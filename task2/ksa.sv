==> flow/design.v <==
module ksa(input logic clk, input logic rst_n,
           input logic en, output logic rdy,
           input logic [23:0] key,
           output logic [7:0] addr, input logic [7:0] rddata, output logic [7:0] wrdata, output logic wren);
    logic [3:0] state, next_state;
	logic [7:0] count = 0;
	logic [7:0] j_val = 0;
	logic [1:0] modulo_count = 0;
	logic [7:0] temp_si = 0;
	logic [7:0] temp_sj= 0;
	logic [7:0] key_val;
	logic addr_sel;
	logic wrdata_sel;
	logic en_si;
	logic en_sj;
	logic en_calc_j;
	logic increment;
	assign wrdata = wrdata_sel ? temp_sj : temp_si;
	assign addr = addr_sel ? j_val : count;
	always_ff @(posedge clk or negedge rst_n) begin
		if(rst_n == 0) state <= 4'b0000;
		else state <= next_state;
	end
	always_comb begin
		case(state)
			4'b0000: 			next_state = 4'b0001;
			4'b0001: 				if (en) next_state = 4'b0010;
								else next_state = 4'b0001;
			4'b0010:			next_state = 4'b0011;					
			4'b0011:			next_state = 4'b0100;			
			4'b0100:		next_state = 4'b0101;		
			4'b0101:			next_state = 4'b0110;
			4'b0110:			next_state = 4'b0111;
			4'b0111:	next_state = 4'b1000;										
			4'b1000:	next_state = 4'b1001;				
			4'b1001:				if (count == 255) next_state = 4'b0001;
								else next_state = 4'b0010;					
			default: 			next_state = 4'bxxxx;
		endcase 
	end
	always_comb begin
		case(state)
			4'b0000: 			begin   wren = 0; increment = 0; addr_sel = 0; wrdata_sel = 0; 
                                        en_si = 0; en_sj = 0; en_calc_j = 0; rdy = 0; end									
			4'b0001: 				begin   wren = 0; increment = 0; addr_sel = 0; wrdata_sel = 0; 
                                        en_si = 0; en_sj = 0; en_calc_j = 0; rdy = 1; end
			4'b0010:			begin   wren = 0; increment = 0; addr_sel = 0; wrdata_sel = 0; 
                                        en_si = 0; en_sj = 0; en_calc_j = 0; rdy = 0; end					
			4'b0011:			begin   wren = 0; increment = 0; addr_sel = 0; wrdata_sel = 0; 
                                        en_si = 1; en_sj = 0; en_calc_j = 0; rdy = 0; end			
			4'b0100:		begin   wren = 0; increment = 0; addr_sel = 0; wrdata_sel = 0; 
                                        en_si = 0; en_sj = 0; en_calc_j = 1; rdy = 0; end		
			4'b0101:			begin   wren = 0; increment = 0; addr_sel = 1; wrdata_sel = 0; 
                                        en_si = 0; en_sj = 0; en_calc_j = 0; rdy = 0; end
			4'b0110:			begin   wren = 0; increment = 0; addr_sel = 1; wrdata_sel = 0; 
                                        en_si = 0; en_sj = 1; en_calc_j = 0; rdy = 0; end
			4'b0111:	begin   wren = 1; increment = 0; addr_sel = 1; wrdata_sel = 0; 
                                        en_si = 0; en_sj = 0; en_calc_j = 0; rdy = 0; end										
			4'b1000:	begin   wren = 1; increment = 0; addr_sel = 0; wrdata_sel = 1; 
                                        en_si = 0; en_sj = 0; en_calc_j = 0; rdy = 0; end				
			4'b1001:				begin   wren = 0; increment = 1; addr_sel = 0; wrdata_sel = 0; 
                                        en_si = 0; en_sj = 0; en_calc_j = 0; rdy = 0; end					
			default: 			begin   wren = 1'bx; increment = 1'bx; addr_sel = 1'bx; wrdata_sel = 1'bx; 
                                        en_si = 1'bx; en_sj = 1'bx; en_calc_j = 1'bx; rdy = 1'b1; end
		endcase 
	end
	always_comb begin
		modulo_count = count % 2'b11;
		case(modulo_count)
			2'b00	:	key_val = key[23:16];
			2'b01	:	key_val = key[15:8];
			2'b10	:	key_val = key[7:0];
			default: key_val = 0;
		endcase
	end
	always_ff @(posedge clk or negedge rst_n) begin
		if(rst_n == 0) temp_si <= 0;
		else if(en_si) temp_si <= rddata;
		else temp_si <= temp_si;
	end
	always_ff @(posedge clk or negedge rst_n) begin
		if(rst_n == 0) temp_sj <= 0;
		else if(en_sj) temp_sj <= rddata;
		else temp_sj <= temp_sj;
	end
	always_ff @(posedge clk or negedge rst_n) begin
		if(rst_n == 0) j_val <= 0;
		else if(en_calc_j) j_val <= temp_si + key_val + j_val;
		else j_val <= j_val;
	end
	always_ff @(posedge clk or negedge rst_n) begin
		if(rst_n == 0) count <= 0;
		else if(increment) count <= count + 1'b1;
		else count <= count;
	end
endmodule: ksa
# From RTL to reports: ksa
# Tool output for the design above, in the order of the flow.
# Lines are those of the file above, counted from 1.
# Operators carry their Yosys type and port widths (W data, S select, Z words).
# Library cell names are shortened.
# Not given: -
# setup
design	ksa
clock	clk
cell_library	sky130hd
pvt_corner	tt_025C_1v80

# After elaboration
# Yosys after proc, flatten, opt, wreduce and memory -nomap, before mapping. Enables and synchronous resets that opt folds into registers are not counted as muxes. Memory bits, and registers merged into a memory's read port (data or address), are not among the register bits. Print and check cells are not counted. Equal cells are merged and count once.
# Memory sizes are those after Yosys's memory passes, which may raise the word count (mostly to a power of two), join words into wider ones and drop unused or constant bits.
# word_totals
output_inout_bits	18
elab_cells	30
rom_bits	128
reg_bits	36
mem_count	1
inputBits	35
# classes
n_mux	6
reduce_and_logical	2
div	1
addsub	3
n_eq	12
# mem_list
name	size	word_bits	read_ports	write_ports	line_no	source
(no name shown)	16	8	1	0	42	case(state)
# op_table
cell	n
$pmux W4 S10	1
$pmux W8 S3	1
$eq A4 B3 Y1 const B	4
$mod A8 B2 Y8 const B	1
$add A8 B8 Y8	2
$mux W8	2
$eq A4 B2 Y1 const B	2
$eq A4 B4 Y1 const B	2
$add A8 B1 Y8 const B	1
$eq A8 B8 Y1 const B	1
$eq A4 B1 Y1 const B	1
$logic_not A4 Y1	1
$mux W2	2
$eq A2 B1 Y1 const B	1
$eq A2 B2 Y1 const B	1
$logic_not A2 Y1	1

# Longest topological paths
# Longest topological path by Yosys (ltp), each cell counted once; first at word level (registers and memories cut), then after technology mapping (sequential cells cut; the memories' decode and read muxes count).
# depth
depth_word	5
ABC_AREA	0
ltp_mapped	29
mapped_depth_nobuf	28

# Netlist
# The flow's flattened synthesis, as Yosys stat reports it; memories are mapped. The netlist is that of the ABC_AREA named above (0 if unset); the other value can give another one.
# mapped
n_buf	13
sequential_area_um2	900.9
synth_area_um2	2825.2
cells	282
ffs	36
# by_type
cell	n	type_area_um2
dfrtp_1	36	900.864
mux2_2	27	304.042
fa_1	8	160.154
ha_1	11	137.632
mux2i_1	12	120.115
nand2_1	29	108.854
xnor2_1	12	105.101
o21ai_0	19	95.091
nand2b_1	9	56.304
xor2_1	6	52.55
inv_1	12	45.043
nor2_1	11	41.29
nand4b_1	4	35.034
o21ai_1	7	35.034
a2111oi_4	1	27.526
a221oi_4	1	26.275
clkbuf_1	7	26.275
a21o_1	3	22.522
# Not listed: further types 42, cells in them 67.

# Timing after synthesis
# Path of least setup slack by OpenSTA after synthesis, without wires, with an ideal clock, recovery checks aside; 20% of the period is set as input and as output delay. Where synthesis merged equal registers, the netlist keeps one of their names.
# synth_timing
kind	register to register
from	reg count[6]
to	reg j_val[7]
setup_time_ns	0.134
path_stages	29
path_buffers	1
period_ns	7.2
t_required_ns	7.066
path_slack_ns	1.279
arrival_ns	5.787
t_first_pin_ns	0.000
delay_ns	5.921
period_less_setup_slack_ns	5.921
# "delay_ns" = arrival - input delay + setup time.
# "path_stages" counts driving pins, that of a launching flip-flop among them; a cell with two outputs on the path counts twice.
# "period_less_setup_slack_ns" = period - worst setup slack (recovery checks aside). The figure is calculated, with input and output delays left at 20% of the set period.
# The rows between start and end are the longest chain of elaborated cells between them; the timing report does not say that the signal goes this way. Where chains are equally long, one stands for them.
# A line is the first line of the expression or statement that the cell stems from. Yosys adds cells for indexed reads and writes and turns some case tables into memories.
# At most two assigning lines are given for a register; there are more.
# synth_via
cell_sequence	dfrtp_1 -> buf_2 -> nor3b_1 -> a211o_1 -> a32oi_1 -> nand2_2 -> ha_1 -> a21o_1 -> o31a_1 -> a221oi_4 -> ha_1 -> a211oi_4 -> nand2_2 -> mux2i_4 -> mux2i_1 -> o21ai_1 -> fa_1 -> ha_1 -> inv_1 -> fa_1 -> nor2b_1 -> o21ai_0 -> a21boi_0 -> o21ai_0 -> nand2b_1 -> xor2_1 -> a2111oi_4 -> a221oi_2 -> nand4b_1
elab_chain_cells	5
cone_cells	7
cone_lines	3
classes_between	add/sub (2); div (1); eq/ne (2); mux (1); reduce/logical (1)
# synth_rtl
element	line_no	source
start: declaration	6	logic [7:0] count = 0;
start: assignment	93	else if(increment) count <= count + 1'b1;
start: assignment	94	else count <= count;
$mod A8 B2 Y8	68	modulo_count = count % 2'b11;
$eq A2 B2 Y1	69	case(modulo_count)
$pmux W8 S3	69
$add A8 B8 Y8 (2 in a row)	88	else if(en_calc_j) j_val <= temp_si + key_val + j_val;
end: assignment	88
end: assignment	89	else j_val <= j_val;
end: declaration	7	logic [7:0] j_val = 0;

# Timing after layout
# From the final timing report of run 1: the path of least setup slack in the routed layout; clock arrival at registers is part of the times.
# layout_timing
kind	register to register
from	reg count[6]
to	reg j_val[7]
t_required_ns	9.60
setup_time_ns	0.13
arrival_ns	6.36
t_first_pin_ns	0.28
path_stages	28
period_ns	9.44
path_slack_ns	3.24
path_buffers	0
# The rows between start and end are the longest chain of elaborated cells between them; the timing report does not say that the signal goes this way. Where chains are equally long, one stands for them.
# At most two assigning lines are given for a register; there are more.
# layout_via
cell_sequence	dfrtp_2 -> xnor2_1 -> a211o_1 -> a32oi_2 -> nand2_2 -> ha_1 -> a21o_1 -> o31a_1 -> a221oi_4 -> ha_2 -> a211oi_4 -> nand2_2 -> mux2i_4 -> mux2i_1 -> o21ai_1 -> fa_1 -> ha_1 -> inv_1 -> fa_1 -> nor2b_1 -> o21ai_0 -> a21boi_0 -> o21ai_0 -> nand2b_1 -> xor2_2 -> and3_1 -> a221oi_2 -> nand4b_1
elab_chain_cells	5
cone_cells	7
cone_lines	3
classes_between	add/sub (2); div (1); eq/ne (2); mux (1); reduce/logical (1)
# layout_rtl
element	line_no	source
start: declaration	6	logic [7:0] count = 0;
start: assignment	93	else if(increment) count <= count + 1'b1;
start: assignment	94	else count <= count;
$mod A8 B2 Y8	68	modulo_count = count % 2'b11;
$eq A2 B2 Y1	69	case(modulo_count)
$pmux W8 S3	69
$add A8 B8 Y8 (2 in a row)	88	else if(en_calc_j) j_val <= temp_si + key_val + j_val;
end: assignment	88
end: assignment	89	else j_val <= j_val;
end: declaration	7	logic [7:0] j_val = 0;

# Design ksa on sky130hd. What follows are 2 stored runs of the flow, each under its own settings; their order means nothing. The constraints put input and output delay at 20% of the set period each and load the outputs with 0.01 pF.
# "achieved_clock_period_ns" is the run's clock period less its worst setup slack. It is reckoned from that one timing run; input and output delays stay at 20% of the period that was set.
# "worst_path_time_ns" = time allowed to the worst setup path (clock period - input delay - output delay, where it has them) - its slack; a late launch clock adds to it, a late capture clock takes from it.
# "totalPower_uw" is the tool's figure for a default switching activity; nothing was simulated.
# Settings: n/a = not set for that run.
run	period_ns	CORE_UTILIZATION	SETUP_SLACK_MARGIN	PLACE_DENSITY_LB_ADDON	TNS_END_PERCENT	ABC_AREA	GPL_ROUTABILITY_DRIVEN	CTS_CLUSTER_SIZE	CAP_MARGIN	SLEW_MARGIN	MAX_ROUTING_LAYER	CORE_MARGIN	PLACE_DENSITY	CORE_ASPECT_RATIO	CELL_PAD_IN_SITES_GLOBAL_PLACEMENT	CELL_PAD_IN_SITES_DETAIL_PLACEMENT	GPL_TIMING_DRIVEN	yosys_chip_area_um2	design.die.area_um2	layout_stdcell_area_um2	finalUtil_pct	timing.setup.ws_ns	tns_ns	holdWs_ns	totalPower_uw	achieved_clock_period_ns	worst_path_time_ns	critical_path_kind
run 1	9.44	44	2.74	0.21	45	0	0	70	10	25	met5	2	n/a	n/a	n/a	n/a	n/a	2825.2	7077.9	3564.7	56.8	3.241	0.000	0.508	551.1	6.199	6.20	register to register
run 2	3.9	31	n/a	n/a	n/a	n/a	n/a	46	25	0	n/a	5	0.48	0.65	3	1	1	2825.2	11167.2	4280.4	47.5	-1.775	-7.620	0.502	1756	5.675	5.67	register to register
