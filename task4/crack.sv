==> flow/design.v <==
module crack(input logic clk, input logic rst_n,
             input logic en, output logic rdy,
             output logic [23:0] key, output logic key_valid,
             output logic [7:0] ct_addr, input logic [7:0] ct_rddata);
    logic [7:0] pt_addr, pt_rddata, pt_wrdata;
	logic pt_wren, wren_arc4;
	logic [23:0] s_key;
	logic [23:0] max_key = 24'b1111_1111_1111_1111_1111_1111;
	logic increment_key;
	logic en_arc4, rdy_arc4, rdy_found;
	logic reset;
	logic byte_valid;
	logic [1:0] key_found;
    pt_mem pt(.address(pt_addr), .clock(clk), .data(pt_wrdata), .wren(pt_wren), .q(pt_rddata));
	arc4 a4(.clk, .rst_n(reset), .en(en_arc4), .rdy(rdy_arc4), .key(s_key), .ct_addr, .ct_rddata,
            .pt_addr, .pt_rddata, .pt_wrdata, .pt_wren(wren_arc4));
	crack_ctrl crack_ctrl_ins(.clk, .rst_n, .en, .rdy_arc4, .byte_valid, .s_key, .max_key,
								.reset, .en_arc4, .increment_key, .rdy, .key_found);
    always_comb begin
		byte_valid = (pt_wrdata >= 8'h20 & pt_wrdata <= 8'h7E) | (pt_wrdata === 8'bz);
	end
	assign pt_wren = byte_valid ? wren_arc4 : 1'b0;
	always_ff @(posedge clk or negedge rst_n) begin
		if(rst_n == 0) 
			s_key <= 24'b0;
		else if(increment_key) 
			s_key <= s_key + 24'b1;
		else 
			s_key <= s_key;
	end
	always_ff @(posedge clk or negedge rst_n) begin
		if(rst_n == 0) begin
			key <= s_key;
			key_valid <= 0;
		end
		else if(key_found == 2'b01) begin
			key <= s_key;
			key_valid <= 1;
		end else if(key_found == 2'b10) begin
			key <= key;
			key_valid <= 0;
		end
	end
endmodule: crack
module crack_ctrl(input logic clk, input logic rst_n, input logic en, input logic rdy_arc4, 
						input logic byte_valid, input logic [23:0] s_key, input logic [23:0] max_key, 
						output logic reset, output logic en_arc4, output logic increment_key, 
						output logic rdy, output logic [1:0] key_found);
	parameter Start = 4'b0000;
	parameter Wait = 4'b0001;
	parameter Reset_ARC4 = 4'b0010;
	parameter Start_ARC4 = 4'b0011;
	parameter Wait_ARC4 = 4'b0100;
	parameter Inc_skey = 4'b0101;
	parameter Finish = 4'b0110;
	parameter No_key = 4'b0111;
	parameter Wait_Start = 4'b1000;
	logic [3:0] state, next_state;
	always_ff @(posedge clk or negedge rst_n) begin
		if(rst_n == 0) state <= Start;
		else state <= next_state;
	end
	always_comb begin
		case(state)
			Start:		next_state = Wait;
			Wait: 		if(en) next_state = Reset_ARC4;
						else next_state = Wait;
			Reset_ARC4:	next_state = Wait_Start;
			Wait_Start:	next_state = Start_ARC4;
			Start_ARC4: next_state = Wait_ARC4;
			Wait_ARC4: 	if(rdy_arc4) next_state = Finish;
						else if(byte_valid == 0) next_state = Inc_skey;
						else next_state = Wait_ARC4;
			Inc_skey: 	if(s_key == max_key) next_state = No_key;
						else next_state = Reset_ARC4;
			Finish: 	next_state = Wait;
			No_key: 	next_state = Wait;
			default: 	next_state = 4'bxxxx;
		endcase
	end
	always_comb begin
		case(state)
			Start: 		begin increment_key = 0; reset = 1; en_arc4 = 0; key_found = 2'b00; rdy = 0; end
			Wait: 		begin increment_key = 0; reset = 1; en_arc4 = 0; key_found = 2'b00; rdy = 1; end
			Reset_ARC4:	begin increment_key = 0; reset = 0; en_arc4 = 0; key_found = 2'b00; rdy = 0; end
			Wait_Start: begin increment_key = 0; reset = 1; en_arc4 = 0; key_found = 2'b00; rdy = 0; end
			Start_ARC4: begin increment_key = 0; reset = 1; en_arc4 = 1; key_found = 2'b00; rdy = 0; end
			Wait_ARC4: 	begin increment_key = 0; reset = 1; en_arc4 = 0; key_found = 2'b00; rdy = 0; end
			Inc_skey: 	begin increment_key = 1; reset = 1; en_arc4 = 0; key_found = 2'b00; rdy = 0; end
			Finish: 	begin increment_key = 0; reset = 1; en_arc4 = 0; key_found = 2'b01; rdy = 1; end
			No_key: 	begin increment_key = 0; reset = 1; en_arc4 = 0; key_found = 2'b10; rdy = 1; end
			default: 	begin increment_key = 1'bx; reset = 1'bx; en_arc4 = 1'bx; key_found = 2'bxx; rdy = 1'bx; end
		endcase
	end
endmodule
# Tool chain data of crack_ctrl
# The steps from the RTL of crack_ctrl to its reports follow in flow order.
# Lines are those of the file above, counted from 1.
# The mark -- stands for no value.
# setup
design	crack_ctrl
clock	clk
cell_library	sky130hd
lib_corner	tt_025C_1v80

# After elaboration
# Yosys after proc, flatten, opt, wreduce and memory -nomap, before mapping. Enables and synchronous resets that opt folds into registers are not counted as muxes. Memory bits, and registers merged into a memory's read port (data or address), are not among the register bits. Print and check cells are not counted. Equal cells are merged and count once.
# Memory sizes are those after Yosys's memory passes, which may raise the word count (mostly to a power of two), join words into wider ones and drop unused or constant bits.
# bits
mem_count	1
mem_bits_ro	96
wordCells	18
register_bits	4
inputBits	53
# mem_list
name	size	width	rd	wr	line	rtl
(no name shown)	16	6	1	0	82	case(state)
# classes
n_mux	5
equal	9
reduce_and_logical	2
# op_table
operator	n
4-bit parallel mux with 7-bit select	1
24-bit equality test	1
4-bit by 3-bit equality test with 1-bit output (second input constant)	4
4-bit by 2-bit equality test with 1-bit output (second input constant)	2
4-bit by 1-bit equality test with 1-bit output (second input constant)	1
4-bit equality test (second input constant)	1
4-bit zero test	1
2-bit two-way mux	2
3-bit OR reduction	1
3-bit two-way mux	1
1-bit two-way mux	1

# Logic depth
# Yosys ltp: most cells in a row. Word level: on the elaborated netlist, between registers, memories and ports. Mapped: between sequential cells and ports; inverters and the memories' decode and read muxes count.
# depth
ltp_word	3
abc_area	0
mapped_depth	5

# Synthesis result
# The flow's flattened synthesis, as Yosys stat reports it; memories are mapped. The netlist is that of the ABC_AREA named above (0 if unset); the other value can give another one.
# mapped
mapped_cells	71
mapped_area_um2	596.8
sequential_area_um2	100.1
flip_flops	4
# types
cell_type	n	type_area_um2
sky130_fd_sc_hd__xor2_1	24	210.202
sky130_fd_sc_hd__dfrtp_1	4	100.096
sky130_fd_sc_hd__nand4bb_4	1	27.526
sky130_fd_sc_hd__nor4_1	4	25.024
sky130_fd_sc_hd__buf_6	2	22.522
sky130_fd_sc_hd__nor3b_1	3	22.522
sky130_fd_sc_hd__o21ai_1	4	20.019
sky130_fd_sc_hd__nand2b_1	3	18.768
sky130_fd_sc_hd__nor2_1	4	15.014
sky130_fd_sc_hd__nand4_1	2	12.512
sky130_fd_sc_hd__nor4_2	1	12.512
sky130_fd_sc_hd__inv_1	3	11.261
sky130_fd_sc_hd__mux2_2	1	11.261
sky130_fd_sc_hd__a21oi_1	2	10.01
sky130_fd_sc_hd__nor3_1	2	10.01
sky130_fd_sc_hd__a221oi_1	1	8.758
sky130_fd_sc_hd__buf_4	1	7.507
sky130_fd_sc_hd__nand2_1	2	7.507
# Not listed: further types 7, cells in them 7.

# Worst setup path after synthesis
# Source: OpenSTA report_checks on the synthesized netlist (no wires, ideal clock, input and output delay 20% of the period each), path of least setup slack; recovery checks are left aside. Register names are those of the netlist, which keeps one name where synthesis merged equal registers.
# synth_path
path_type	flip-flop to output port
startpoint	reg state[0]
endpoint	out reset
launch_ps	0
path_delay_ps	1003
tclk_ps	1380
stages	4
path_slack_ps	101
output_delay_ps	276
arrival_time_ps	1003
synth_period_reached_ps	1279
# "path_delay_ps" = arrival - input delay + setup time.
# A path that ends at an output port has no setup time.
# "stages": output pins that drive a net of the path, with the launching flip-flop's if there is one; two outputs of one cell count as two.
# "synth_period_reached_ps" = period - worst setup slack (recovery checks aside). The figure is calculated, with input and output delays left at 20% of the set period.
# Between the ends stands the longest chain of elaborated cells between them, by number of cells; it is not shown to be the way that was timed. Of several equally long chains one is given.
# Each line given opens the expression or statement behind the cell; cells for indexed reads and writes are added by Yosys, which also makes memories of some case tables.
# A memory read counts as a cell of the chain, while the word-level depth stops at memories.
# synth_between
path_cell_list	sky130_fd_sc_hd__dfrtp_1 sky130_fd_sc_hd__buf_2 sky130_fd_sc_hd__nand2b_1 sky130_fd_sc_hd__or3_1
elab_chain_cells	1
# synth_lines
item	line	rtl
start, declared	58	logic [3:0] state, next_state;
start, assigned	60	if(rst_n == 0) state <= Start;
start, assigned	61	else state <= next_state;
memory read 16 x 6 bit	82	case(state)
end, declared	47	output logic reset, output logic en_arc4, output logic increment_key,

# Worst path after layout
# From the final timing report of flow run 1: the path of least setup slack in the routed layout; clock arrival at registers is part of the times.
# The path's times are printed in steps of 10 ps; the period is the one set.
# layout_path
path_type	flip-flop to output port
startpoint	reg state[2]
endpoint	out reset
path_slack_ps	-260
launch_ps	250
stages	4
tclk_ps	1250
output_delay_ps	250
arrival_time_ps	1260
# Between the ends stands the longest chain of elaborated cells between them, by number of cells; it is not shown to be the way that was timed. Of several equally long chains one is given.
# A memory read counts as a cell of the chain, while the word-level depth stops at memories.
# layout_between
path_cell_list	sky130_fd_sc_hd__dfrtp_1 sky130_fd_sc_hd__buf_6 sky130_fd_sc_hd__or3_4 sky130_fd_sc_hd__buf_6
elab_chain_cells	1
# layout_lines
item	line	rtl
start, declared	58	logic [3:0] state, next_state;
start, assigned	60	if(rst_n == 0) state <= Start;
start, assigned	61	else state <= next_state;
memory read 16 x 6 bit	82	case(state)
end, declared	47	output logic reset, output logic en_arc4, output logic increment_key,

Subject: flow runs of crack_ctrl

Hi,

Design crack_ctrl on sky130hd. What follows are 2 stored runs of the flow, each under its own settings; their order means nothing. The constraints put input and output delay at 20% of the set period each and load the outputs with 0.01 pF.
"clock_period_reached_ps" means the clock period less the worst setup slack. The figure is calculated, with input and output delays left at 20% of the set period.
"worstPathTime_ps" means the part of the period allowed to the worst setup path (the constraints hold back 20% at inputs and 20% at outputs) less its slack; where the path has registers, the arrival times of their clocks count too.
"totalPower_uw": no workload was simulated; the value follows from the tool's default switching activity.
"worstPathTime_ps" is known to 10 ps.

Flow run 1, flow files:
==> flow/run.sh <==
#!/bin/bash
# the make line also repeats the synthesis and layout settings of config.mk as NAME=value (left out here)
make -C /OpenROAD-flow-scripts/flow DESIGN_CONFIG=/design/flow/config.mk WORK_HOME=/design/flow/orfs CLKGATE_MAP_FILE= finish
==> flow/config.mk <==
export PLATFORM = sky130hd
export DESIGN_NAME = crack_ctrl
export DESIGN_NICKNAME = crack_ctrl
export VERILOG_FILES = /design/flow/design.v
export SDC_FILE = /design/flow/constraint.sdc
export NUM_CORES = 4
export LEC_CHECK = 0
export CAP_MARGIN = 5
export CELL_PAD_IN_SITES_GLOBAL_PLACEMENT = 1
export CORE_MARGIN = 5
export CORE_UTILIZATION = 30
export CTS_CLUSTER_SIZE = 87
export MIN_ROUTING_LAYER = met2
export PLACE_DENSITY = 0.92
export SETUP_SLACK_MARGIN = 0.37
export SLEW_MARGIN = 20
export TNS_END_PERCENT = 35
==> flow/constraint.sdc <==
create_clock -name core_clock -period 1.25 [get_ports {clk}]
set_input_delay 0.2500 -clock core_clock [delete_from_list [all_inputs] [get_ports {clk}]]
set_output_delay 0.2500 -clock core_clock [all_outputs]
set_load 0.01 [all_outputs]

==> results of flow run 1, as CSV <==
result,value
synth_area_um2,596.8
final_die_area_um2,2981.2
final_stdcell_area_um2,1390.1
layout_utilization_frac,0.723
final_setup_ws_ps,-264
timing.setup.tns_ps,-1565
totalPower_uw,1618
clock_period_reached_ps,1514
worstPathTime_ps,1260
timing.worst_path_kind,"flip-flop to output port"

Flow run 2, flow files:
==> flow/run.sh <==
#!/bin/bash
# the make line also repeats the synthesis and layout settings of config.mk as NAME=value (left out here)
make -C /OpenROAD-flow-scripts/flow DESIGN_CONFIG=/design/flow/config.mk WORK_HOME=/design/flow/orfs CLKGATE_MAP_FILE= finish
==> flow/config.mk <==
export PLATFORM = sky130hd
export DESIGN_NAME = crack_ctrl
export DESIGN_NICKNAME = crack_ctrl
export VERILOG_FILES = /design/flow/design.v
export SDC_FILE = /design/flow/constraint.sdc
export NUM_CORES = 4
export LEC_CHECK = 0
export ABC_AREA = 1
export CAP_MARGIN = 20
export CORE_MARGIN = 2
export CORE_UTILIZATION = 37
export GPL_TIMING_DRIVEN = 0
export PLACE_DENSITY_LB_ADDON = 0.07
export SETUP_SLACK_MARGIN = -0.1
export SLEW_MARGIN = 20
==> flow/constraint.sdc <==
create_clock -name core_clock -period 1.56 [get_ports {clk}]
set_input_delay 0.3120 -clock core_clock [delete_from_list [all_inputs] [get_ports {clk}]]
set_output_delay 0.3120 -clock core_clock [all_outputs]
set_load 0.01 [all_outputs]

==> results of flow run 2, as CSV <==
result,value
synth_area_um2,708.2
final_die_area_um2,2280.1
final_stdcell_area_um2,1341.3
layout_utilization_frac,0.76
final_setup_ws_ps,-55
timing.setup.tns_ps,-161
totalPower_uw,1032
clock_period_reached_ps,1615
worstPathTime_ps,1300
timing.worst_path_kind,"flip-flop to output port"

Regards
