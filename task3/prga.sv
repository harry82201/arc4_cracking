==> flow/design.v <==
module prga(input logic clk, input logic rst_n,
            input logic en, output logic rdy,
            input logic [23:0] key,
            output logic [7:0] s_addr, input logic [7:0] s_rddata, output logic [7:0] s_wrdata, output logic s_wren,
            output logic [7:0] ct_addr, input logic [7:0] ct_rddata,
            output logic [7:0] pt_addr, input logic [7:0] pt_rddata, output logic [7:0] pt_wrdata, output logic pt_wren);
    logic [4:0] state, next_state;
	logic [7:0] i_val, j_val, k_val, sum_val;
	logic [7:0] temp_i, temp_j, temp_pad, temp_ct, temp_pt;
	logic [1:0] addr_sel;
	logic data_out_sel;
	logic en_i, en_j, en_pad, en_ct, en_pt;
	logic en_cal_j, en_sum;
	logic increment_i, increment_k;
	logic en_len;
	logic [7:0] msg_length;
	parameter Start 	  	= 5'b00000;
	parameter Wait  		= 5'b00001;
	parameter Inc_i  		= 5'b00010; 
	parameter Get_si		= 5'b00011; 						
	parameter Store_si  	= 5'b00100; 
	parameter Cal_j  		= 5'b00101;	
	parameter Get_sj		= 5'b00110; 
	parameter Store_sj  	= 5'b00111; 
	parameter Write_i_to_j  = 5'b01000; 
	parameter Set_addr_i  	= 5'b01001;	
	parameter Write_j_to_i	= 5'b01010;	
	parameter Sum_si_sj	 	= 5'b01011; 
	parameter Get_padk		= 5'b01100;
	parameter Store_padk	= 5'b01101; 
	parameter Get_CT		= 5'b01110;	
	parameter Pad_xor_CT	= 5'b01111;	
	parameter Store_PT		= 5'b10000; 
	parameter Inc_k			= 5'b10001; 
	parameter Check_k 		= 5'b10010;
	parameter Finish		= 5'b10011;
	parameter Get_msg_len	= 5'b10100;
	parameter Wait_len		= 5'b10101;
	parameter Store_len		= 5'b10110;
	always@ (posedge clk or negedge rst_n) begin
		if (rst_n == 0) temp_i <= 0;
		else if(en_i) temp_i <= s_rddata;
		else temp_i <= temp_i;
	end
	always@ (posedge clk or negedge rst_n) begin
		if (rst_n == 0) temp_j <= 0;
		else if(en_j) temp_j <= s_rddata;
		else temp_j <= temp_j;
	end
	always@ (posedge clk or negedge rst_n) begin
		if (rst_n == 0) temp_pad <= 0;
		else if(en_pad) temp_pad <= s_rddata;
		else temp_pad <= temp_pad;
	end
	always@ (posedge clk or negedge rst_n) begin
		if (rst_n == 0) temp_ct <= 0;
		else if(en_ct) temp_ct <= ct_rddata;
		else temp_ct <= temp_ct;
	end
	always@ (posedge clk or negedge rst_n) begin
		if (rst_n == 0) temp_pt <= 8'bz;
		else if(en_pt) temp_pt <= temp_pad ^ temp_ct;
		else temp_pt <= temp_pt;
	end
	always @(posedge clk or negedge rst_n) begin
		if (rst_n == 0) begin
			j_val <= 0;
			sum_val <= 0;
		end else if(en_cal_j)						
			j_val <= j_val + temp_i;		
		else if(en_sum)
			sum_val <= temp_i + temp_j;		
	end
	always_ff @(posedge clk or negedge rst_n) begin
		if (rst_n == 0)	
			i_val <= 0;
		else if(increment_i) 
			i_val <= i_val + 1'b1;
		else 
			i_val <= i_val;
	end
	always_ff @(posedge clk or negedge rst_n) begin
		if (rst_n == 0)
			k_val <= 0;
		else if(increment_k) 
			k_val <= k_val + 1'b1;
		else 
			k_val <= k_val;
	end
	always_ff @(posedge clk or negedge rst_n) begin
		if (rst_n == 0)
			msg_length <= 0;
		else if(en_len) 
			msg_length <= ct_rddata;
		else 
			msg_length <= msg_length;
	end
	always_ff @(posedge clk or negedge rst_n) begin
		if(rst_n == 0) state <= Start;
		else state <= next_state;
	end
	always_comb begin
		case(state)
			Start:			next_state = Wait;
			Wait:			if(en & k_val == 0) next_state = Get_msg_len;
							else if(en) next_state = Inc_i;
							else next_state = Wait;
			Inc_i:			next_state = Get_si;
			Get_si:			next_state = Store_si;
			Store_si:		next_state = Cal_j;
			Cal_j:			next_state = Get_sj;
			Get_sj:			next_state = Store_sj;
			Store_sj:		next_state = Write_i_to_j;
			Write_i_to_j:	next_state = Write_j_to_i;
			Write_j_to_i:	next_state = Sum_si_sj;
			Sum_si_sj:		next_state = Get_padk; 
			Get_padk:		next_state = Store_padk;
			Store_padk:		next_state = Get_CT;
			Get_CT:			next_state = Pad_xor_CT;
			Pad_xor_CT:		next_state = Store_PT;
			Store_PT:		next_state = Check_k;
			Check_k:		if(k_val == msg_length) next_state = Wait;
							else next_state = Inc_k;
			Inc_k:			next_state = Inc_i;												
			Get_msg_len: 	next_state = Wait_len;
			Wait_len: 		next_state = Store_len;
			Store_len: 		next_state = Inc_k;
			default: 		next_state = 5'bxxxxx;
		endcase 
	end
	always_comb begin
		case(state)
			Start:			begin   s_wren = 0; increment_i = 0; addr_sel = 2'b00; en_i = 0; en_j = 0; en_pad = 0; en_ct = 0; pt_wren = 0; 
									increment_k = 0; rdy = 0; en_cal_j = 0; en_sum = 0; en_pt = 0; en_len = 0; data_out_sel = 0; end						
			Wait:			begin   s_wren = 0; increment_i = 0; addr_sel = 2'b00; en_i = 0; en_j = 0; en_pad = 0; en_ct = 0; pt_wren = 0;
									increment_k = 0; rdy = 1; en_cal_j = 0; en_sum = 0; en_pt = 0; en_len = 0; data_out_sel = 0; end				
			Inc_i:			begin   s_wren = 0; increment_i = 1; addr_sel = 2'b00; en_i = 0; en_j = 0; en_pad = 0; en_ct = 0; pt_wren = 0;
									increment_k = 0; rdy = 0; en_cal_j = 0; en_sum = 0;	en_pt = 0; en_len = 0; data_out_sel = 0; end			
			Get_si:			begin   s_wren = 0; increment_i = 0; addr_sel = 2'b00; en_i = 0; en_j = 0; en_pad = 0; en_ct = 0; pt_wren = 0;
									increment_k = 0; rdy = 0; en_cal_j = 0; en_sum = 0;	en_pt = 0; en_len = 0; data_out_sel = 0; end			
			Store_si:		begin   s_wren = 0; increment_i = 0; addr_sel = 2'b00; en_i = 1; en_j = 0; en_pad = 0; en_ct = 0; pt_wren = 0;
									increment_k = 0; rdy = 0; en_cal_j = 0; en_sum = 0;	en_pt = 0; en_len = 0; data_out_sel = 0; end			
			Cal_j:			begin   s_wren = 0; increment_i = 0; addr_sel = 2'b01; en_i = 0; en_j = 0; en_pad = 0; en_ct = 0; pt_wren = 0;
									increment_k = 0; rdy = 0; en_cal_j = 1; en_sum = 0;	en_pt = 0; en_len = 0; data_out_sel = 0; end			
			Get_sj:			begin   s_wren = 0; increment_i = 0; addr_sel = 2'b01; en_i = 0; en_j = 0; en_pad = 0; en_ct = 0; pt_wren = 0;
									increment_k = 0; rdy = 0; en_cal_j = 0; en_sum = 0;	en_pt = 0; en_len = 0; data_out_sel = 0; end
			Store_sj:		begin   s_wren = 0; increment_i = 0; addr_sel = 2'b01; en_i = 0; en_j = 1; en_pad = 0; en_ct = 0; pt_wren = 0;
									increment_k = 0; rdy = 0; en_cal_j = 0; en_sum = 0;	en_pt = 0; en_len = 0; data_out_sel = 0; end
			Write_i_to_j:	begin   s_wren = 1; increment_i = 0; addr_sel = 2'b01; en_i = 0; en_j = 0; en_pad = 0; en_ct = 0; pt_wren = 0;
									increment_k = 0; rdy = 0; en_cal_j = 0; en_sum = 0;	en_pt = 0; en_len = 0; data_out_sel = 0; end
			Write_j_to_i:	begin   s_wren = 1; increment_i = 0; addr_sel = 2'b00; en_i = 0; en_j = 0; en_pad = 0; en_ct = 0; pt_wren = 0;
									increment_k = 0; rdy = 0; en_cal_j = 0; en_sum = 0;	en_pt = 0; en_len = 0; data_out_sel = 1; end
			Sum_si_sj:		begin   s_wren = 0; increment_i = 0; addr_sel = 2'b10; en_i = 0; en_j = 0; en_pad = 0; en_ct = 0; pt_wren = 0;
									increment_k = 0; rdy = 0; en_cal_j = 0; en_sum = 1;	en_pt = 0; en_len = 0; data_out_sel = 0; end 
			Get_padk:		begin   s_wren = 0; increment_i = 0; addr_sel = 2'b10; en_i = 0; en_j = 0; en_pad = 0; en_ct = 0; pt_wren = 0;
									increment_k = 0; rdy = 0; en_cal_j = 0; en_sum = 0;	en_pt = 0; en_len = 0; data_out_sel = 0; end
			Store_padk:		begin   s_wren = 0; increment_i = 0; addr_sel = 2'b10; en_i = 0; en_j = 0; en_pad = 1; en_ct = 0; pt_wren = 0;
									increment_k = 0; rdy = 0; en_cal_j = 0; en_sum = 0;	en_pt = 0; en_len = 0; data_out_sel = 0; end
			Get_CT:			begin   s_wren = 0; increment_i = 0; addr_sel = 2'b00; en_i = 0; en_j = 0; en_pad = 0; en_ct = 1; pt_wren = 0;
									increment_k = 0; rdy = 0; en_cal_j = 0; en_sum = 0; en_pt = 0; en_len = 0; data_out_sel = 0; end
			Pad_xor_CT:		begin   s_wren = 0; increment_i = 0; addr_sel = 2'b00; en_i = 0; en_j = 0; en_pad = 0; en_ct = 0; pt_wren = 0;
									increment_k = 0; rdy = 0; en_cal_j = 0; en_sum = 0;	en_pt = 1; en_len = 0; data_out_sel = 0; end
			Store_PT:		begin   s_wren = 0; increment_i = 0; addr_sel = 2'b00; en_i = 0; en_j = 0; en_pad = 0; en_ct = 0; pt_wren = 1;
									increment_k = 0; rdy = 0; en_cal_j = 0; en_sum = 0;	en_pt = 0; en_len = 0; data_out_sel = 0; end
			Inc_k:			begin   s_wren = 0; increment_i = 0; addr_sel = 2'b00; en_i = 0; en_j = 0; en_pad = 0; en_ct = 0; pt_wren = 0;
									increment_k = 1; rdy = 0; en_cal_j = 0; en_sum = 0;	en_pt = 0; en_len = 0; data_out_sel = 0; end
			Check_k:		begin   s_wren = 0; increment_i = 0; addr_sel = 2'b00; en_i = 0; en_j = 0; en_pad = 0; en_ct = 0; pt_wren = 0;
									increment_k = 0; rdy = 0; en_cal_j = 0; en_sum = 0;	en_pt = 0; en_len = 0; data_out_sel = 0; end							
			Get_msg_len:	begin   s_wren = 0; increment_i = 0; addr_sel = 2'b00; en_i = 0; en_j = 0; en_pad = 0; en_ct = 1; pt_wren = 0;
									increment_k = 0; rdy = 0; en_cal_j = 0; en_sum = 0;	en_pt = 0; en_len = 1; data_out_sel = 0; end
			Wait_len: 		begin   s_wren = 0; increment_i = 0; addr_sel = 2'b00; en_i = 0; en_j = 0; en_pad = 0; en_ct = 0; pt_wren = 0;
									increment_k = 0; rdy = 0; en_cal_j = 0; en_sum = 0;	en_pt = 1; en_len = 0; data_out_sel = 1; end
			Store_len:		begin   s_wren = 0; increment_i = 0; addr_sel = 2'b00; en_i = 0; en_j = 0; en_pad = 0; en_ct = 0; pt_wren = 1;
									increment_k = 0; rdy = 0; en_cal_j = 0; en_sum = 0;	en_pt = 0; en_len = 0; data_out_sel = 0; end
			default: 		begin   s_wren = 1'bx; increment_i = 1'bx; addr_sel = 2'bxx; en_i = 1'bx; en_j = 1'bx; en_pad = 1'bx; en_ct = 1'bx; pt_wren = 1'bx;
									increment_k = 1'bx; rdy = 1'bx; en_cal_j = 1'bx; en_sum = 1'bx;	en_pt = 1'bx; en_len = 1'bx; data_out_sel = 1'bx; end
		endcase 
	end
	assign pt_wrdata = temp_pt;
	assign ct_addr = k_val;
	assign pt_addr = k_val;
	assign s_wrdata = data_out_sel ? temp_j : temp_i;
	assign s_addr = addr_sel[1] ? (addr_sel[0] ? 8'b0 : sum_val) : (addr_sel[0] ? j_val : i_val);
endmodule: prga
== Step by step through the tools: prga ==
The steps from the RTL of prga to its reports follow in flow order.
Line numbers count from 1 in the design file above.
Library cell names are shortened.
The mark -- stands for no value.
Inputs
  top module: prga
  clock: clk
  library: sky130hd
  timing corner: tt_025C_1v80

== Word-level counts ==
Counts by Yosys on the flattened word-level netlist (proc, flatten, opt, wreduce; memories kept). Register bits leave out memories and registers merged into their read ports (data or address); mux counts leave out enables and synchronous resets folded into registers. Print and check cells are left out. Cells with the same type and inputs are merged into one.
Memory sizes are those after Yosys's memory passes, which may raise the word count (mostly to a power of two), join words into wider ones and drop unused or constant bits.
Operators by class
  $add $sub $neg: 4
  equal/unequal tests: 21
  muxes and demuxes: 8
  bitwise operators: 3
  reduce/logical cells: 3
Operators by type and width (number)
  5-bit parallel mux with 21-bit select: 1
  5-bit by 4-bit == test with 1-bit output with constant B: 7
  8-bit two-way mux: 4
  5-bit == test with constant B: 6
  5-bit by 3-bit == test with 1-bit output with constant B: 4
  8-bit by 1-bit adder with 8-bit output with constant B: 2
  8-bit adder: 2
  5-bit by 2-bit == test with 1-bit output with constant B: 2
  5-bit two-way mux: 2
  8-bit == test: 1
  8-bit bitwise XOR: 1
  8-bit zero test: 1
  5-bit by 1-bit == test with 1-bit output with constant B: 1
  5-bit zero test: 1
  2-bit AND reduction: 1
  2-bit two-way mux: 1
  1-bit AND: 1
  1-bit NOT: 1
Storage and ports
  register bits: 85
  bits in read-only memories: 512
  memories: 1
  input bits: 51
  output and inout port bits: 43
Memories
  (name not given): depth 32, bits a word 16, read ports 1, write ports 0, line 132  | case(state)

== Longest topological paths ==
Yosys ltp: most cells in a row. Word level: on the elaborated netlist, between registers, memories and ports. Mapped: between sequential cells and ports; inverters and the memories' decode and read muxes count.
Depth
  depth in word-level cells: 4
  ABC_AREA: 0
  depth in mapped cells: 8

== After synthesis ==
Source: synth_stat.txt of the flow (Yosys; design flattened, memories mapped). It holds for the ABC_AREA given above (unset counts as 0); a run with the other value may have another netlist.
Synthesis totals
  standard cells after synthesis: 426
  cell area after synthesis: 4568.1 µm²
  sequential part of the area: 2127.0 µm²
  flip-flops: 85
  buffer cells: 21
Cell types
  dfrtp_1: number 85, area in all 2127.04 µm²
  mux2_2: number 51, area in all 574.301 µm²
  xnor2_1: number 30, area in all 262.752 µm²
  ha_1: number 17, area in all 212.704 µm²
  nand2_1: number 44, area in all 165.158 µm²
  o21ai_0: number 29, area in all 145.139 µm²
  xor2_1: number 12, area in all 105.101 µm²
  a21oi_1: number 19, area in all 95.091 µm²
  mux2i_1: number 8, area in all 80.077 µm²
  nor2_1: number 20, area in all 75.072 µm²
  nand2b_1: number 10, area in all 62.56 µm²
  buf_4: number 8, area in all 60.058 µm²
  nand3_1: number 10, area in all 50.048 µm²
  nor2b_1: number 8, area in all 50.048 µm²
  fa_1: number 2, area in all 40.038 µm²
  inv_1: number 10, area in all 37.536 µm²
  and3_1: number 5, area in all 31.28 µm²
  nand4_1: number 5, area in all 31.28 µm²
Other cell types: 27; their cells: 53.

== Worst setup path after synthesis ==
Path of least setup slack by OpenSTA after synthesis, without wires, with an ideal clock, recovery checks aside; 20% of the period is set as input and as output delay. Where synthesis merged equal registers, the netlist keeps one of their names.
Timing post-synthesis
  path kind: reg2out
  from: register state[3]
  to: output port s_addr[0]
  clock period: 2410 ps
  launch time at the first pin: 0 ps
  data arrival time: 1597 ps
  data required time: 1928 ps
  path slack: 331 ps
  path delay: 1597 ps
  driving pins on the path: 6
  buffers on the path: 1
  synthesis period reached: 2079 ps
"path delay" is the arrival time less input delay plus setup time.
At an output port there is no setup time.
"driving pins on the path" counts driving pins, that of a launching flip-flop among them; a cell with two outputs on the path counts twice.
"synthesis period reached" = period - worst setup slack (recovery checks aside). The figure is calculated, with input and output delays left at 20% of the set period.
The rows between start and end are the longest chain of elaborated cells between them; the timing report does not say that the signal goes this way. Where chains are equally long, one stands for them.
Each line given opens the expression or statement behind the cell; cells for indexed reads and writes are added by Yosys, which also makes memories of some case tables.
A memory read counts as a cell of the chain, while the word-level depth stops at memories.
Between the ends, post-synthesis
  path through: dfrtp_1 -> clkbuf_1 -> nand2_1 -> a21oi_2 -> mux2i_1 -> o21ai_0
  length of the longest elaborated chain: 3
  elaborated cells on any way between the ends: 4
  RTL lines with such cells: 2
Ends and longest elaborated chain, post-synthesis
  start, declared: line 7  | logic [4:0] state, next_state;
  start, assigned: line 99  | if(rst_n == 0) state <= Start;
  start, assigned: line 100  | else state <= next_state;
  memory 32 x 16 bit: line 132  | case(state)
  8-bit two-way mux (2 in a row): line 183  | assign s_addr = addr_sel[1] ? (addr_sel[0] ? 8'b0 : sum_val) : (addr_sel[0] ? j_val : i_val);
  end, declared: line 4  | output logic [7:0] s_addr, input logic [7:0] s_rddata, output logic [7:0] s_wrdata, output logic s_wren,

== Worst path after layout ==
From the final timing report of run A: the path of least setup slack in the routed layout; clock arrival at registers is part of the times.
The path's times are printed in steps of 10 ps; the period is the one set.
Timing post-layout
  path kind: reg2out
  from: register state[1]
  to: output port s_wrdata[2]
  clock period: 2350 ps
  launch time at the first pin: 340 ps
  data arrival time: 1990 ps
  data required time: 1880 ps
  path slack: -110 ps
  driving pins on the path: 9
  buffers on the path: 5
The rows between start and end are the longest chain of elaborated cells between them; the timing report does not say that the signal goes this way. Where chains are equally long, one stands for them.
A memory read counts as a cell of the chain, while the word-level depth stops at memories.
Between the ends, post-layout
  path through: dfrtp_1 -> buf_6 -> and3_4 -> a31oi_4 -> buf_6 -> buf_6 -> buf_6 -> mux2_4 -> buf_6
  length of the longest elaborated chain: 2
  elaborated cells on any way between the ends: 2
  RTL lines with such cells: 2
Ends and longest elaborated chain, post-layout
  start, declared: line 7  | logic [4:0] state, next_state;
  start, assigned: line 99  | if(rst_n == 0) state <= Start;
  start, assigned: line 100  | else state <= next_state;
  memory 32 x 16 bit: line 132  | case(state)
  8-bit two-way mux: line 182  | assign s_wrdata = data_out_sel ? temp_j : temp_i;
  end, declared: line 4  | output logic [7:0] s_addr, input logic [7:0] s_rddata, output logic [7:0] s_wrdata, output logic s_wren,

Wiki page: prga / flow data

Top module prga; platform sky130hd; tools Yosys and OpenROAD; 2 stored runs in no particular order. Input and output delays are each 20% of the period that was set; the output load is 0.01 pF.
"achieved period" means the clock period less the worst setup slack. The figure is calculated, with input and output delays left at 20% of the set period.
"allowed time less slack (worst setup path)" = time allowed to the worst setup path (clock period - input delay - output delay, where it has them) - its slack; a late launch clock adds to it, a late capture clock takes from it.
"allowed time less slack (worst setup path)" is known to 10 ps.

==> run A: settings <==
{ "period_ns": 2.35, "CAP_MARGIN": 20, "CORE_MARGIN": 2, "CORE_UTILIZATION": 40, "SLEW_MARGIN": 20 }
==> run A: results <==
achieved period: 2464 ps
total die area: 12291.0 µm²
allowed time less slack (worst setup path): 1990 ps
critical path type: reg2out
worst setup slack after layout: -114 ps
sum of negative setup slack: -538 ps
standard-cell area after layout: 5962.0 µm²
synthesis area: 4568.1 µm²

==> run B: settings <==
{ "period_ns": 1.42, "CORE_UTILIZATION": 25, "PLACE_DENSITY": 0.83, "CORE_ASPECT_RATIO": 0.86, "CORE_MARGIN": 6, "CELL_PAD_IN_SITES_GLOBAL_PLACEMENT": 1, "CELL_PAD_IN_SITES_DETAIL_PLACEMENT": 2, "ABC_AREA": 1, "GPL_TIMING_DRIVEN": 1, "CTS_CLUSTER_DIAMETER": 84, "SLEW_MARGIN": 0, "CAP_MARGIN": 20 }
==> run B: results <==
achieved period: 2353 ps
total die area: 22916.7 µm²
allowed time less slack (worst setup path): 2070 ps
critical path type: reg2out
worst setup slack after layout: -933 ps
sum of negative setup slack: -46226 ps
standard-cell area after layout: 9061.2 µm²
synthesis area: 4854.7 µm²
